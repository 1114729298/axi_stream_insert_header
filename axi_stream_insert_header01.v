==> flow/design.v <==
module axi_stream_insert_header #(
parameter DATA_WD = 32,
parameter DATA_BYTE_WD = DATA_WD / 8,
parameter BYTE_CNT_WD = $clog2(DATA_BYTE_WD)
) (
input clk,
input rst_n,
input valid_in,
input [DATA_WD-1 : 0] data_in,
input [DATA_BYTE_WD-1 : 0] keep_in,
input last_in,
output ready_in,
output valid_out,
output [DATA_WD-1 : 0] data_out,
output [DATA_BYTE_WD-1 : 0] keep_out,
output last_out,
input ready_out,
input valid_insert,
input [DATA_WD-1 : 0] data_insert,
input [DATA_BYTE_WD-1 : 0] keep_insert,
input [BYTE_CNT_WD : 0] byte_insert_cnt,
output ready_insert
);
reg [DATA_WD-1 : 0]        data_in_r;
reg [DATA_BYTE_WD-1 : 0]   keep_in_r;
reg                        last_in_r;
reg                        valid_in_r;
reg [DATA_WD-1 : 0]        data_insert_r;
reg [DATA_BYTE_WD-1 : 0]   keep_insert_r;
reg                        valid_insert_r;
reg                        last_out_r;
reg [DATA_BYTE_WD-1 : 0]   keep_o;
reg [63 : 0]        data_o;
reg                        valid_out_r;
reg                        insert_flag;                       
wire                       data_in_flag;
wire                       data_insert_flag;
assign data_in_flag=valid_in&&ready_in?1:0;
assign data_insert_flag=valid_insert&&ready_insert?1:0;
assign transfer_flag=data_insert_flag&&data_in_flag?1:0;
assign ready_in = ready_out || (~valid_in&&valid_in_r);
assign ready_insert = ready_out || (~valid_insert&&valid_insert_r);
always@(posedge clk or negedge rst_n)
if(!rst_n)begin
     data_in_r<=0;
     keep_in_r<=0;
     last_in_r<=0;
     end
else if(data_in_flag)begin
     data_in_r<=data_in;
     keep_in_r<=keep_in;
     last_in_r<=last_in;
     end
else begin
     data_in_r<=data_in;
     keep_in_r<='b0;
     last_in_r<='b0;
     end
always@(posedge clk or negedge rst_n)
if(!rst_n)begin
     data_insert_r<=0;
     keep_insert_r<=0;
     end
else if(data_insert_flag)begin
     data_insert_r<=data_insert;
     keep_insert_r<=keep_insert;
     end
else begin
     data_insert_r<=data_insert_r;
     keep_insert_r<=keep_insert_r;
     end
always@(posedge clk or negedge rst_n)
if(!rst_n)
     last_out_r<=1'b0;
else last_out_r<=last_in_r;
always@(posedge clk or negedge rst_n)
if(!rst_n) begin
     valid_in_r<=1'b0;
     valid_insert_r<=1'b0;
     end
else begin 
     valid_in_r<=valid_in;
     valid_insert_r<=valid_insert;
     end
always@(posedge clk or negedge rst_n)
if(!rst_n)begin
     data_o<=64'b0;
     end
else if(data_in_flag&&data_insert_flag&&~insert_flag)begin
     case(keep_insert)
     4'b1111:begin data_o<={data_insert,data_in};insert_flag=1'b1;end
     4'b0111:begin data_o<={data_insert,data_in}<<8;insert_flag=1'b1;end
     4'b0011:begin data_o<={data_insert,data_in}<<16;insert_flag=1'b1;end
     4'b0001:begin data_o<={data_insert,data_in}<<24;insert_flag=1'b1;end
     default:begin data_o<=data_o;insert_flag=1'b1;end
     endcase
     end
else if(data_in_flag&&insert_flag)begin
     case(keep_insert_r)
     4'b1111: data_o<={data_in_r,data_in};
     4'b0111: data_o<={data_in_r,data_in}<<8;
     4'b0011: data_o<={data_in_r,data_in}<<16;
     4'b0001: data_o<={data_in_r,data_in}<<24;
     default: data_o<=data_o;
     endcase
     end 
else if(last_in_r)
     data_o<=data_o<<DATA_WD;
else data_o<=data_o;
always@(posedge clk or negedge rst_n)
if(!rst_n)
    insert_flag<='b0;
else if(last_in)
    insert_flag<='b0;
else insert_flag<=insert_flag;
always@(posedge clk or negedge rst_n)
begin
    if(!rst_n)
        keep_o<=4'b0;
    else if(!last_in_r)
        keep_o <= 4'b1111;
    else if(last_in_r) 
    keep_o <= keep_in<<(DATA_BYTE_WD-byte_insert_cnt);
 else;
end
assign valid_out = ready_out? valid_in:valid_in_r;
assign data_out=data_o[63:32];
assign keep_out=keep_o;
assign last_out=last_out_r;
endmodule
Tool chain data of axi_stream_insert_header
The steps from the RTL of axi_stream_insert_header to its reports follow in flow order.
Lines are those of the file above, counted from 1.
Operators: Yosys type, input widths -> output width; for muxes data width and select width s.
A cell with -- has no value.
Inputs
  design top: axi_stream_insert_header
  clock port: clk
  library: sky130hd
  library corner: tt_025C_1v80

Elaborated design
Counts by Yosys on the flattened word-level netlist (proc, flatten, opt, wreduce; memories kept). Register bits leave out memories and registers merged into their read ports (data or address). Print and check cells are left out. Cells with the same type and inputs are merged into one.
Word-level totals
  output and inout port bits: 40
  memory bits (read-only): 0
  input bits: 81
  memory cells: 0
  bits in latches: 0
  bits in writable memories: 0
  register bits: 72
  clocked read ports x word width: 0
  cells after elaboration: 32
Operators by class
  add/subtract/negate cells: 1
  multiply operators: 0
  div/mod/pow operators: 0
  shift-type cells: 1
  reduce/logical cells: 9
  muxes and demuxes: 8
  equality and inequality tests: 5
  bitwise logic cells: 2
  magnitude comparators: 0
Operator list (count)
  $pmux 64 s4: 1
  $mux 64: 2
  $shl 4x32->4: 1
  $logic_and 1x1->1: 5
  $ne 5x1->1 const B: 1
  $sub 3x3->4 const A: 1
  $eq 4x1->1 const B: 1
  $eq 4x2->1 const B: 1
  $eq 4x3->1 const B: 1
  $eq 4x4->1 const B: 1
  $mux 4: 1
  $mux 1: 4
  $reduce_bool 3->1: 1
  $logic_or 1x1->1: 2
  $not 1->1: 2
  $reduce_and 2->1: 1

Depth
Longest topological path by Yosys (ltp), each cell counted once; first at word level (registers and memories cut), then after technology mapping (sequential cells cut; the memories' decode and read muxes count).
Logic depth
  depth after elaboration: 8
  ABC_AREA: 0
  mapped depth: 7
  depth with buffers taken out: 6

Synthesis result
The flow's flattened synthesis, as Yosys stat reports it; memories are mapped. The netlist is that of the ABC_AREA named above (0 if unset); the other value can give another one.
Synthesis totals
  flip-flops: 108
  sequential part of the area: 2702.6 um^2
  buffers: 76
  standard cells after synthesis: 539
  mapped area: 5649.2 um^2
Cell types
  sky130_fd_sc_hd__dfrtp_1: count 108, area in all 2.7E+03 um^2
  sky130_fd_sc_hd__mux2i_1: count 42, area in all 420.403 um^2
  sky130_fd_sc_hd__o21ai_1: count 84, area in all 420.403 um^2
  sky130_fd_sc_hd__a211oi_2: count 28, area in all 350.336 um^2
  sky130_fd_sc_hd__o2bb2ai_1: count 31, area in all 271.51 um^2
  sky130_fd_sc_hd__nand2_1: count 66, area in all 247.738 um^2
  sky130_fd_sc_hd__buf_4: count 32, area in all 240.23 um^2
  sky130_fd_sc_hd__a221oi_2: count 8, area in all 120.115 um^2
  sky130_fd_sc_hd__buf_2: count 23, area in all 115.11 um^2
  sky130_fd_sc_hd__o21ai_0: count 17, area in all 85.082 um^2
  sky130_fd_sc_hd__a22o_1: count 8, area in all 70.067 um^2
  sky130_fd_sc_hd__a22oi_1: count 9, area in all 67.565 um^2
  sky130_fd_sc_hd__buf_6: count 5, area in all 56.304 um^2
  sky130_fd_sc_hd__mux2_2: count 5, area in all 56.304 um^2
  sky130_fd_sc_hd__clkbuf_1: count 13, area in all 48.797 um^2
  sky130_fd_sc_hd__a21oi_1: count 8, area in all 40.038 um^2
  sky130_fd_sc_hd__nand3_1: count 8, area in all 40.038 um^2
  sky130_fd_sc_hd__nor2_1: count 10, area in all 37.536 um^2
Other cell types: 24; their cells: 34.

Worst setup path after synthesis
OpenSTA on the mapped netlist: ideal clock, no wires. The path of least setup slack (recovery checks aside). Input and output delay are each 20% of the period. Register names are those of the netlist, which keeps one name where synthesis merged equal registers.
Path after synthesis
  kind: in2out
  start: input ready_out
  end: output valid_out
  external input delay: 0.368 ns
  data required time: 1.472 ns
  launch time at the first pin: 0.368 ns
  delay of the path: 0.957 ns
  path buffers: 2
  clock period: 1.84 ns
  arrival time: 1.325 ns
  output delay: 0.368 ns
  stages on the path: 4
  path slack: 0.147 ns
  period reached after synthesis: 1.693 ns
"delay of the path" = arrival - input delay + setup time.
A path that ends at an output port has no setup time.
"stages on the path": output pins that drive a net of the path, with the launching flip-flop's if there is one; two outputs of one cell count as two.
"period reached after synthesis" is the clock period less the worst setup slack; recovery checks do not enter. This is arithmetic on one report: input and output delays are still those of the set period (20% each).
Between the ends stands the longest chain of elaborated cells between them, by number of cells; it is not shown to be the way that was timed. Of several equally long chains one is given.
A line is the first line of the expression or statement that the cell stems from. Yosys adds cells for indexed reads and writes and turns some case tables into memories.
Between the ends, after synthesis
  cells stage by stage: sky130_fd_sc_hd__buf_2 -> sky130_fd_sc_hd__nand2_2 -> sky130_fd_sc_hd__buf_1 -> sky130_fd_sc_hd__o21ai_0
  length of the longest elaborated chain: 1
  elaborated cells on any way between the ends: 1
  RTL lines with such cells: 1
  those cells by class: mux: 1
Ends and longest elaborated chain, after synthesis
  start, declared: line 17  | input ready_out,
  $mux 1: line 126  | assign valid_out = ready_out? valid_in:valid_in_r;
  end, declared: line 13  | output valid_out,

Path in the finished layout
Path of least setup slack in the final report of stored run 1 (OpenROAD, finished layout, wires in). Where an end is a register, its clock arrival counts in the times.
Path after layout
  kind: in2out
  start: input ready_out
  end: output valid_out
  path slack: 0.31 ns
  path buffers: 2
  clock period: 2.41 ns
  arrival time: 1.62 ns
  stages on the path: 4
  launch time at the first pin: 0.48 ns
  output delay: 0.48 ns
  external input delay: 0.48 ns
  data required time: 1.93 ns
Between the ends stands the longest chain of elaborated cells between them, by number of cells; it is not shown to be the way that was timed. Of several equally long chains one is given.
Between the ends, after layout
  cells stage by stage: sky130_fd_sc_hd__clkdlybuf4s15_1 -> sky130_fd_sc_hd__nand2_2 -> sky130_fd_sc_hd__o21ai_0 -> sky130_fd_sc_hd__clkdlybuf4s50_1
  length of the longest elaborated chain: 1
  elaborated cells on any way between the ends: 1
  RTL lines with such cells: 1
  those cells by class: mux: 1
Ends and longest elaborated chain, after layout
  start, declared: line 17  | input ready_out,
  $mux 1: line 126  | assign valid_out = ready_out? valid_in:valid_in_r;
  end, declared: line 13  | output valid_out,

Hand-over note for axi_stream_insert_header

axi_stream_insert_header through Yosys and OpenROAD on sky130hd: 2 stored runs, unordered, with their settings and measured results. The constraints put input and output delay at 20% of the set period each and load the outputs with 0.01 pF.
"achieved clock period (ns)": clock period set for the run, less the worst setup slack. It is reckoned from that one timing run; input and output delays stay at 20% of the period that was set.

settings of stored run 1
{
  "period_ns": 2.41,
  "CORE_UTILIZATION": 66,
  "SETUP_SLACK_MARGIN": 0.23,
  "CELL_PAD_IN_SITES_DETAIL_PLACEMENT": 0,
  "TNS_END_PERCENT": 75,
  "ABC_AREA": 0,
  "GPL_ROUTABILITY_DRIVEN": 1,
  "CTS_CLUSTER_SIZE": 55,
  "CAP_MARGIN": 20,
  "MIN_ROUTING_LAYER": "met1",
  "MAX_ROUTING_LAYER": "met4",
  "CORE_MARGIN": 2,
  "SLEW_MARGIN": 20
}
report of stored run 1
yosys chip area after synthesis (um^2): 5649.2
finish__design__die__area: 9315.1
finish__design__instance__area__stdcell: 6603.8
finish__design__instance__utilization: 0.7997
finish__timing__setup__ws: 0.310
achieved clock period (ns): 2.100

settings of stored run 2
{
  "period_ns": 2.86,
  "CORE_UTILIZATION": 44,
  "PLACE_DENSITY_LB_ADDON": 0.28,
  "HOLD_SLACK_MARGIN": 0.18,
  "TNS_END_PERCENT": 30,
  "ABC_AREA": 0,
  "GPL_TIMING_DRIVEN": 1,
  "GPL_ROUTABILITY_DRIVEN": 0,
  "CTS_CLUSTER_SIZE": 15,
  "CAP_MARGIN": 35,
  "CORE_MARGIN": 2,
  "SLEW_MARGIN": 20
}
report of stored run 2
yosys chip area after synthesis (um^2): 5649.2
finish__design__die__area: 13761.6
finish__design__instance__area__stdcell: 6744.0
finish__design__instance__utilization: 0.5366
finish__timing__setup__ws: 0.291
achieved clock period (ns): 2.569

End of note.
